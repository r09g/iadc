==> flow/design.v <==
module decimator (
    input wire clk,
    input wire rst_n,
    input wire unsigned [26:0] data_in,
    output reg unsigned [26:0] data_out,
    output reg new_data
);
    reg unsigned [8:0] counter;
    always @(posedge clk) begin
        if(!rst_n) begin
            data_out <= data_out;
            counter <= 0;
            new_data <= 0;
        end
        else begin
            counter <= counter + 1;
            new_data <= 0;
            if(counter == 511) begin
                data_out <= data_in;
                new_data <= 1;
            end   
        end
    end
endmodule
module digital_filter (
    input wire clk,
    input wire rst_n,
    input wire sclk,
    input wire cs_n,
    input wire unsigned data_in,
    output reg [11:0] data_out,
    output reg new_data,
    output reg serial_data_out
);
    wire unsigned [8:0] int_1_out;
    wire unsigned [17:0] int_2_out;
    wire unsigned [26:0] int_3_out;
    wire [26:0] decim_out;
    reg rst_n_d1, rst_n_d2, rst_n_d3;
    assign data_out = decim_out[26:15];
    always @(posedge clk) begin
        rst_n_d1 <= rst_n;
        rst_n_d2 <= rst_n_d1;
        rst_n_d3 <= rst_n_d2;
    end
    integrator #(
        .WIDTH_IN(1),
        .WIDTH_OUT(9)
    ) int_1 (
        .clk(clk),
        .rst_n(rst_n),
        .data_in(data_in),
        .data_out(int_1_out)
    );
    integrator #(
        .WIDTH_IN(9),
        .WIDTH_OUT(18)
    ) int_2 (
        .clk(clk),
        .rst_n(rst_n_d1),
        .data_in(int_1_out),
        .data_out(int_2_out)
    );
    integrator #(
        .WIDTH_IN(18),
        .WIDTH_OUT(27)
    ) int_3 (
        .clk(clk),
        .rst_n(rst_n_d2),
        .data_in(int_2_out),
        .data_out(int_3_out)
    );
    decimator decim (
        .clk(clk),
        .rst_n(rst_n_d3),
        .data_in(int_3_out),
        .data_out(decim_out),
        .new_data(new_data)
    );
    spi_interf serial_tx (
        .clk(clk),
        .sclk(sclk),
        .cs_n(cs_n),
        .load(new_data),
        .data_in(decim_out),
        .serial_out(serial_data_out)
    );
endmodule
module integrator #(
    parameter WIDTH_IN = 9,
    parameter WIDTH_OUT = 18
)
(
    input wire clk,
    input wire rst_n,
    input wire unsigned [WIDTH_IN - 1 : 0] data_in,
    output reg unsigned [WIDTH_OUT - 1 : 0] data_out
);
    always @(posedge clk) begin
        if(!rst_n) begin
            data_out <= 0;
        end
        else begin
            data_out <= data_out + data_in;    
        end
    end
endmodule
module spi_interf (
    input wire clk,
    input wire sclk,
    input wire cs_n,
    input wire load,
    input wire [26:0] data_in,
    output wire serial_out
);
    reg [26:0] data;
    reg [1:0] sclk_r;
    reg [1:0] cs_n_r;
    wire sclk_ne = (sclk_r == 2'b10);
    always @(posedge clk) begin
        sclk_r <= {sclk_r[0], sclk};
    end
    always @(posedge clk) begin
        if(!cs_n) begin
            if(sclk_ne) begin
                data <= {data[25:0], data[26]};
            end
        end
        else begin
            if(load) begin
                data <= data_in;
            end
        end
    end
    assign serial_out = data[26];
endmodule
# Tool chain data of digital_filter
# Tool output for the design above, in the order of the flow.
# Lines are those of the file above, counted from 1.
# Library cell names are shortened.
# The mark n/a stands for no value.
# inputs
design,digital_filter
clock_port,clk
lib,sky130hd
corner,tt_025C_1v80

# Elaborated design
# Counts by Yosys on the flattened word-level netlist (proc, flatten, opt, wreduce; memories kept). Register bits leave out memories and registers merged into their read ports (data or address). Print and check cells are left out. Cells with the same type and inputs are merged into one.
# bits
out_inout_bits,14
input_bits,5
ff_bits,123
word_cells,25
# op_classes
reduce_and_logical,3
equal,3
addsub,4
mux,4
# op_table
op,count
27-bit two-way mux,3
27-bit by 18-bit adder with 27-bit output,1
18-bit by 9-bit adder with 18-bit output,1
9-bit by 1-bit adder with 9-bit output,1
9-bit by 1-bit adder with 9-bit output (second input constant),1
9-bit equality test (second input constant),1
2-bit AND reduction,2
2-bit by 1-bit != test with 1-bit output (second input constant),1
2-bit equality test (second input constant),1
2-bit nonzero test,1
1-bit two-way mux,1

# Logic depth
# Longest topological path by Yosys (ltp), each cell counted once; first at word level (registers and memories cut), then after technology mapping (sequential cells cut; the memories' decode and read muxes count).
# logic_depth
word_depth,3
abc_area,0
mapped_depth,9
mapped_depth_nobuf,9

# Netlist
# Source: synth_stat.txt of the flow (Yosys; design flattened, memories mapped). It holds for the ABC_AREA given above (unset counts as 0); a run with the other value may have another netlist.
# types
type,count,area_total_um2
edfxtp_1,54,1.62E+03
dfxtp_1,69,1.38E+03
ha_1,31,387.872
mux2_2,27,304.042
and2_1,28,175.168
a21oi_1,31,155.149
o21ai_0,27,135.13
xor2_1,15,131.376
xnor2_1,13,113.859
nand2_1,30,112.608
buf_4,12,90.086
or3_1,14,87.584
nand3_1,14,70.067
and3_1,10,62.56
nor2_1,16,60.058
o211ai_1,8,60.058
nand2b_1,9,56.304
a21o_1,7,52.55
# Not listed: further types 30, cells in them 98.
# synth_totals
seq_area_um2,3002.9
buffers,27
yosys_area_um2,5713.0
cells,513
ffs,123
# The figures by module come from a second, unflattened synthesis with its own total; it is not the netlist above.
# unflattened
hier_cells,541
hier_area_um2,5983.2
# Rows give one instance, submodules left out.
# modules
module,mod_area_um2,seq_area_um2,n_inst,n_cells
integrator,1903.1,540.5,1,229
spi_interf,1231.2,850.8,1,62
decimator,1221.2,1011.0,1,68
integrator,1172.4,360.3,1,139
integrator,395.4,180.2,1,40
digital_filter,60.1,60.1,1,3

# Timing after synthesis
# Path of least setup slack by OpenSTA after synthesis, without wires, with an ideal clock, recovery checks aside; 20% of the period is set as input and as output delay. Where synthesis merged equal registers, the netlist keeps one of their names.
# synth_timing
kind,input-to-reg
startpoint,input port cs_n
endpoint,register serial_tx.data[0]
required_ns,3.471
in_delay_ns,0.784
arrival_ns,3.096
period_ns,3.92
n_path_buf,1
path_stages,3
path_delay_ns,2.761
setup_ns,0.449
path_slack_ns,0.375
launch_ns,0.784
synth_period_reached_ns,3.545
# "path_delay_ns" is the arrival time less input delay plus setup time.
# "path_stages" counts driving pins, that of a launching flip-flop among them; a cell with two outputs on the path counts twice.
# "synth_period_reached_ns" = period - worst setup slack (recovery checks aside). The figure is calculated, with input and output delays left at 20% of the set period.
# Between the ends stands the longest chain of elaborated cells between them, by number of cells; it is not shown to be the way that was timed. Of several equally long chains one is given.
# Each line given opens the expression or statement behind the cell; cells for indexed reads and writes are added by Yosys, which also makes memories of some case tables.
# Only ways into the end's enable, where the timed path ends, are counted here.
# synth_via
cell_sequence,clkbuf_1 -> nand2b_1 -> o21ai_0
elab_chain_len,2
cone_cells,3
lines_between,0
classes_between,eq/ne (1); reduce/logical (2)
# synth_rtl
item,line_no,source
from (decl),29,"input wire cs_n,"
2-bit by 1-bit != test with 1-bit output,n/a,
2-bit AND reduction,n/a,
to (assign),126,"data <= {data[25:0], data[26]};"
to (assign),131,data <= data_in;
to (decl),116,reg [26:0] data;

# Worst path after layout
# From the final timing report of flow run 2: the path of least setup slack in the routed layout; clock arrival at registers is part of the times.
# layout_timing
kind,reg-to-reg
startpoint,register int_2.data_out[0]
endpoint,register int_3.data_out[20]
path_slack_ns,0.32
path_stages,11
n_path_buf,1
arrival_ns,2.96
launch_ns,0.42
setup_ns,0.07
period_ns,2.93
required_ns,3.28
# Between the ends stands the longest chain of elaborated cells between them, by number of cells; it is not shown to be the way that was timed. Of several equally long chains one is given.
# layout_via
cell_sequence,dfxtp_1 -> ha_1 -> inv_1 -> fa_1 -> nor2b_1 -> o2111ai_1 -> a211oi_2 -> buf_4 -> a211oi_2 -> or3_1 -> a21oi_1
elab_chain_len,1
cone_cells,1
lines_between,1
classes_between,add/sub (1)
# layout_rtl
item,line_no,source
from (decl),97,output reg unsigned [WIDTH_OUT - 1 : 0] data_out
from (assign),101,data_out <= 0;
from (assign),104,data_out <= data_out + data_in;
27-bit by 18-bit adder with 27-bit output,104,
to (assign),101,
to (assign),104,
to (decl),97,

## Implementation results

Measured results for digital_filter: 2 stored runs of the Yosys and OpenROAD flow on sky130hd. The settings differ; the order carries no meaning. The constraints put input and output delay at 20% of the set period each and load the outputs with 0.01 pF.
"worst_path_ns" is the time allowed to the run's worst setup path (the clock period less input and output delay, where it has them) less its slack. Clock arrival times count: a late capture clock shortens it, a late launch clock lengthens it.

Flow run 1, flow files:
==> flow/run.sh <==
#!/bin/bash
# the make line also repeats the synthesis and layout settings of config.mk as NAME=value (left out here)
make -C /OpenROAD-flow-scripts/flow DESIGN_CONFIG=/design/flow/config.mk WORK_HOME=/design/flow/orfs CLKGATE_MAP_FILE= finish
==> flow/config.mk <==
export PLATFORM = sky130hd
export DESIGN_NAME = digital_filter
export DESIGN_NICKNAME = digital_filter
export VERILOG_FILES = /design/flow/design.v
export SDC_FILE = /design/flow/constraint.sdc
export NUM_CORES = 4
export LEC_CHECK = 0
export CAP_MARGIN = 15
export CELL_PAD_IN_SITES_GLOBAL_PLACEMENT = 2
export CORE_ASPECT_RATIO = 1.67
export CORE_MARGIN = 2
export CORE_UTILIZATION = 60
export CTS_CLUSTER_DIAMETER = 75
export GPL_TIMING_DRIVEN = 0
export HOLD_SLACK_MARGIN = 0.02
export MAX_ROUTING_LAYER = met5
export PLACE_DENSITY_LB_ADDON = 0.12
export SETUP_SLACK_MARGIN = 0.15
export SLEW_MARGIN = 10
==> flow/constraint.sdc <==
create_clock -name core_clock -period 2.9 [get_ports {clk}]
set_input_delay 0.5800 -clock core_clock [delete_from_list [all_inputs] [get_ports {clk}]]
set_output_delay 0.5800 -clock core_clock [all_outputs]
set_load 0.01 [all_outputs]

Flow run 1: did not finish, placement stopped with FLW-0024

Flow run 2, flow files:
==> flow/run.sh <==
#!/bin/bash
# the make line also repeats the synthesis and layout settings of config.mk as NAME=value (left out here)
make -C /OpenROAD-flow-scripts/flow DESIGN_CONFIG=/design/flow/config.mk WORK_HOME=/design/flow/orfs CLKGATE_MAP_FILE= finish
==> flow/config.mk <==
export PLATFORM = sky130hd
export DESIGN_NAME = digital_filter
export DESIGN_NICKNAME = digital_filter
export VERILOG_FILES = /design/flow/design.v
export SDC_FILE = /design/flow/constraint.sdc
export NUM_CORES = 4
export LEC_CHECK = 0
export ABC_AREA = 0
export CAP_MARGIN = 20
export CORE_ASPECT_RATIO = 1.73
export CORE_MARGIN = 9
export CORE_UTILIZATION = 15
export CTS_CLUSTER_DIAMETER = 381
export CTS_CLUSTER_SIZE = 25
export GPL_ROUTABILITY_DRIVEN = 0
export GPL_TIMING_DRIVEN = 0
export PLACE_DENSITY_LB_ADDON = 0.07
export SLEW_MARGIN = 20
==> flow/constraint.sdc <==
create_clock -name core_clock -period 2.93 [get_ports {clk}]
set_input_delay 0.5860 -clock core_clock [delete_from_list [all_inputs] [get_ports {clk}]]
set_output_delay 0.5860 -clock core_clock [all_outputs]
set_load 0.01 [all_outputs]

==> results of flow run 2, as CSV <==
result,value
post_synth_area_um2,5713.0
die_footprint_um2,45701.5
layout_stdcell_area_um2,7113.1
setup_ws_ns,0.316
tns_ns,0.000
holdWs_ns,0.361
worst_path_ns,2.61
worst_path_kind,"reg-to-reg"
